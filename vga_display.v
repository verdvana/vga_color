==> flow/design.v <==
`timescale 1ns/1ns
module vga_display(
							input       clk_25m,
							input       rst_n,
							input  [10:0] vga_xpos,
							input  [10:0] vga_ypos,
							output reg [23:0] vga_data 
);
always@(posedge clk_25m or negedge rst_n)
begin
	if(!rst_n)
		vga_data <= 24'h0;
	else
		begin
		if	(vga_ypos >= 0 && vga_ypos < (12'd600/8)*1)
			vga_data <= 24'hff0000;
		else if(vga_ypos >= (12'd600/8)*1 && vga_ypos < (12'd600/8)*2)
			vga_data <= 24'h00ff00;
		else if(vga_ypos >= (12'd600/8)*2 && vga_ypos < (12'd600/8)*3)
			vga_data <= 24'h0000ff;
		else if(vga_ypos >= (12'd600/8)*3 && vga_ypos < (12'd600/8)*4)
			vga_data <= 24'hffffff;
		else if(vga_ypos >= (12'd600/8)*4 && vga_ypos < (12'd600/8)*5)
			vga_data <= 24'h000000;
		else if(vga_ypos >= (12'd600/8)*5 && vga_ypos < (12'd600/8)*6)
			vga_data <= 24'hffff00;
		else if(vga_ypos >= (12'd600/8)*6 && vga_ypos < (12'd600/8)*7)
			vga_data <= 24'hff00ff;
		else 
			vga_data <= 24'h00ffff;
		end
end
endmodule
Step by step through the tools: vga_display

What the tools print for vga_display, step after step.
Lines are those of the file above, counted from 1.
Operators carry their Yosys type and port widths (W data, S select, Z words).
Library cell names are shortened.
The mark - stands for no value.

Design top: vga_display
Clock: clk_25m
Cell library: sky130hd
Corner: tt_025C_1v80

Word level

Source: Yosys, flattened and elaborated, memories not mapped. Widths are those after wreduce; folded enables and synchronous resets count as part of the registers. Registers that Yosys merges into a memory's read port (data or address) are not register bits. Print and check cells do not count. Equal cells are merged and count once.

Register bits after elaboration: 24
Bits in latches: 0
RAM bits: 0
ROM bits: 0
Word width x clocked read ports: 0
Memories: 0
Word-level cells: 29

$add $sub $neg: 0
Multiply operators: 0
Div/mod/pow operators: 0
$lt $le $gt $ge: 14
Equality and inequality tests: 0
Shifts and indexed selects: 0
Mux-type cells: 7
Bitwise logic cells: 0
Reductions and logical operators: 7

Operators with widths:

| kind                   | count |
| $mux W24               | 7 |
| $ge A11 B9 Y1 const B  | 3 |
| $lt A11 B9 Y1 const B  | 3 |
| $ge A11 B8 Y1 const B  | 2 |
| $lt A11 B8 Y1 const B  | 2 |
| $ge A11 B1 Y1 const B  | 1 |
| $lt A11 B10 Y1 const B | 1 |
| $ge A11 B7 Y1 const B  | 1 |
| $lt A11 B7 Y1 const B  | 1 |
| $logic_and A1 B1 Y1    | 7 |

Longest topological paths

Yosys ltp: most cells in a row. Word level: on the elaborated netlist, between registers, memories and ports. Mapped: between sequential cells and ports; inverters and the memories' decode and read muxes count.

Depth in word-level cells: 9
ABC_AREA: 0
Depth in mapped cells: 5
Depth with buffers taken out: 4

Mapped cells and area

The flow's flattened synthesis, as Yosys stat reports it; memories are mapped. The netlist is that of the ABC_AREA named above (0 if unset); the other value can give another one.
The area totals of this step are shown rounded.

Standard cells after synthesis: 63
Cell area after synthesis: 509.2 sq um
Area of sequential cells: 75.1 sq um
Flip-flop cells: 3
Buffer cells: 23

Cell types:

| cell type | count | total area (sq um) |
| buf_4     | 21    | 157.651 |
| dfrtp_1   | 3     | 75.072 |
| o211ai_1  | 4     | 30.029 |
| a21o_2    | 2     | 17.517 |
| o311ai_2  | 1     | 16.266 |
| nor3b_1   | 2     | 15.014 |
| a2111o_1  | 1     | 11.261 |
| o311a_2   | 1     | 11.261 |
| or3_4     | 1     | 11.261 |
| a21oi_1   | 2     | 10.01 |
| o21ai_0   | 2     | 10.01 |
| or4b_1    | 1     | 10.01 |
| a2111oi_0 | 1     | 8.758 |
| a211o_1   | 1     | 8.758 |
| and3b_1   | 1     | 8.758 |
| nor4b_1   | 1     | 8.758 |
| o221ai_1  | 1     | 8.758 |
| a211oi_1  | 1     | 7.507 |

Other cell types: 13; their cells: 16.

Timing after synthesis

OpenSTA on the mapped netlist: ideal clock, no wires. The path of least setup slack (recovery checks aside). Input and output delay are each 20% of the period. Register names are those of the netlist, which keeps one name where synthesis merged equal registers.

Kind: input to register
From: in vga_ypos[3]
To: reg vga_data[22]
Clock period: 1520 ps
Input delay: 304 ps
Library setup time: 139 ps
Data arrival time: 1470 ps
Required time: 1381 ps
Slack: -88 ps
Delay of the path: 1305 ps
Driving pins on the path: 4
Buffers on the path: 0
Synthesis period reached: 1608 ps

"delay of the path" is the arrival time less input delay plus setup time.
"driving pins on the path" counts driving pins, that of a launching flip-flop among them; a cell with two outputs on the path counts twice.
"synthesis period reached" is the clock period less the worst setup slack; recovery checks do not enter. This is arithmetic on one report: input and output delays are still those of the set period (20% each).
The rows between start and end are the longest chain of elaborated cells between them; the timing report does not say that the signal goes this way. Where chains are equally long, one stands for them.
A line is the first line of the expression or statement that the cell stems from. Yosys adds cells for indexed reads and writes and turns some case tables into memories.
At most two assigning lines are given for a register; there are more.

Cell sequence: or3_4 o311ai_2 a211oi_1 or4b_1
Length of the longest elaborated chain: 9
Elaborated cells on any way between the ends: 28
Classes of those cells: compare (14); mux (7); reduce/logical (7)

Ends and longest elaborated chain, post-synthesis:

| element             | line | source |
| from (decl)         | 6    | `input [10:0] vga_ypos,` |
| $ge A11 B9 Y1       | 27   | `else if(vga_ypos >= (12'd600/8)*6 && vga_ypos < (12'd600/8)*7)` |
| $logic_and A1 B1 Y1 | 27   |  |
| $mux W24            | 27   |  |
| $mux W24            | 25   | `else if(vga_ypos >= (12'd600/8)*5 && vga_ypos < (12'd600/8)*6)` |
| $mux W24            | 23   | `else if(vga_ypos >= (12'd600/8)*4 && vga_ypos < (12'd600/8)*5)` |
| $mux W24            | 21   | `else if(vga_ypos >= (12'd600/8)*3 && vga_ypos < (12'd600/8)*4)` |
| $mux W24            | 19   | `else if(vga_ypos >= (12'd600/8)*2 && vga_ypos < (12'd600/8)*3)` |
| $mux W24            | 17   | `else if(vga_ypos >= (12'd600/8)*1 && vga_ypos < (12'd600/8)*2)` |
| $mux W24            | 15   | `if (vga_ypos >= 0 && vga_ypos < (12'd600/8)*1)` |
| to (assign)         | 12   | `vga_data <= 24'h0;` |
| to (assign)         | 16   | `vga_data <= 24'hff0000;` |
| to (decl)           | 7    | `output reg [23:0] vga_data` |

Timing after layout

Path of least setup slack in the final report of run 1 (OpenROAD, finished layout, wires in). Where an end is a register, its clock arrival counts in the times.
The report prints the path's times to 10 ps; the period is as set.

Kind: input to register
From: in vga_ypos[3]
To: reg vga_data[22]
Clock period: 1830 ps
Input delay: 370 ps
Library setup time: 140 ps
Data arrival time: 1740 ps
Required time: 1930 ps
Slack: 190 ps
Driving pins on the path: 5
Buffers on the path: 1

The rows between start and end are the longest chain of elaborated cells between them; the timing report does not say that the signal goes this way. Where chains are equally long, one stands for them.
At most two assigning lines are given for a register; there are more.

Cell sequence: buf_6 or3_4 o311ai_4 a211oi_2 or4b_1
Length of the longest elaborated chain: 9
Elaborated cells on any way between the ends: 28
Classes of those cells: compare (14); mux (7); reduce/logical (7)

Ends and longest elaborated chain, after layout:

| element             | line | source |
| from (decl)         | 6    | `input [10:0] vga_ypos,` |
| $ge A11 B9 Y1       | 27   | `else if(vga_ypos >= (12'd600/8)*6 && vga_ypos < (12'd600/8)*7)` |
| $logic_and A1 B1 Y1 | 27   |  |
| $mux W24            | 27   |  |
| $mux W24            | 25   | `else if(vga_ypos >= (12'd600/8)*5 && vga_ypos < (12'd600/8)*6)` |
| $mux W24            | 23   | `else if(vga_ypos >= (12'd600/8)*4 && vga_ypos < (12'd600/8)*5)` |
| $mux W24            | 21   | `else if(vga_ypos >= (12'd600/8)*3 && vga_ypos < (12'd600/8)*4)` |
| $mux W24            | 19   | `else if(vga_ypos >= (12'd600/8)*2 && vga_ypos < (12'd600/8)*3)` |
| $mux W24            | 17   | `else if(vga_ypos >= (12'd600/8)*1 && vga_ypos < (12'd600/8)*2)` |
| $mux W24            | 15   | `if (vga_ypos >= 0 && vga_ypos < (12'd600/8)*1)` |
| to (assign)         | 12   | `vga_data <= 24'h0;` |
| to (assign)         | 16   | `vga_data <= 24'hff0000;` |
| to (decl)           | 7    | `output reg [23:0] vga_data` |

==> results <==
Module vga_display, platform sky130hd: 2 stored runs of the flow (Yosys, OpenROAD) with differing settings, in no particular order. Input and output delays are each 20% of the period that was set; the output load is 0.01 pF.
"achieved clock period" is the run's clock period less its worst setup slack. It is reckoned from that one timing run; input and output delays stay at 20% of the period that was set.
"critical setup path time" = time allowed to the worst setup path (clock period - input delay - output delay, where it has them) - its slack; a late launch clock adds to it, a late capture clock takes from it.
"power consumption": no workload was simulated; the value follows from the tool's default switching activity.
"critical setup path time" is known to 10 ps.
The results are shown rounded.
Among the settings, . means not set for that run.
A result given as . is not shown for that run.

| setting or result                       | run 1             | run 2 |
| period_ns                               | 1.83              | 2.76  |
| CORE_UTILIZATION                        | 33                | 70    |
| SETUP_SLACK_MARGIN                      | 0.17              | 0.81  |
| PLACE_DENSITY_LB_ADDON                  | 0.06              | .     |
| CORE_MARGIN                             | 8                 | 2     |
| CELL_PAD_IN_SITES_DETAIL_PLACEMENT      | 0                 | .     |
| CTS_CLUSTER_SIZE                        | 24                | .     |
| SLEW_MARGIN                             | 40                | 15    |
| MAX_ROUTING_LAYER                       | met4              | .     |
| CAP_MARGIN                              | 20                | 35    |
| PLACE_DENSITY                           | .                 | 0.58  |
| HOLD_SLACK_MARGIN                       | .                 | -0.0  |
| CORE_ASPECT_RATIO                       | .                 | 0.75  |
| CELL_PAD_IN_SITES_GLOBAL_PLACEMENT      | .                 | 2     |
| ABC_AREA                                | .                 | 0     |
| CTS_CLUSTER_DIAMETER                    | .                 | 246   |
| netlist area reported by Yosys (sq um)  | 509.2             | .     |
| die size (sq um)                        | 3056              | .     |
| standard-cell area after layout (sq um) | 942.2             | .     |
| post-route utilization (%)              | 64.0              | .     |
| worst setup slack after layout (ps)     | 186               | .     |
| setup TNS (ps)                          | 0                 | .     |
| power consumption (W)                   | 0.0004047         | .     |
| achieved clock period (ps)              | 1644              | .     |
| critical setup path time (ps)           | 1280              | .     |
| type of the worst setup path            | input to register | .     |

Run 2: no final report: floorplanning broke off with PDN-0185
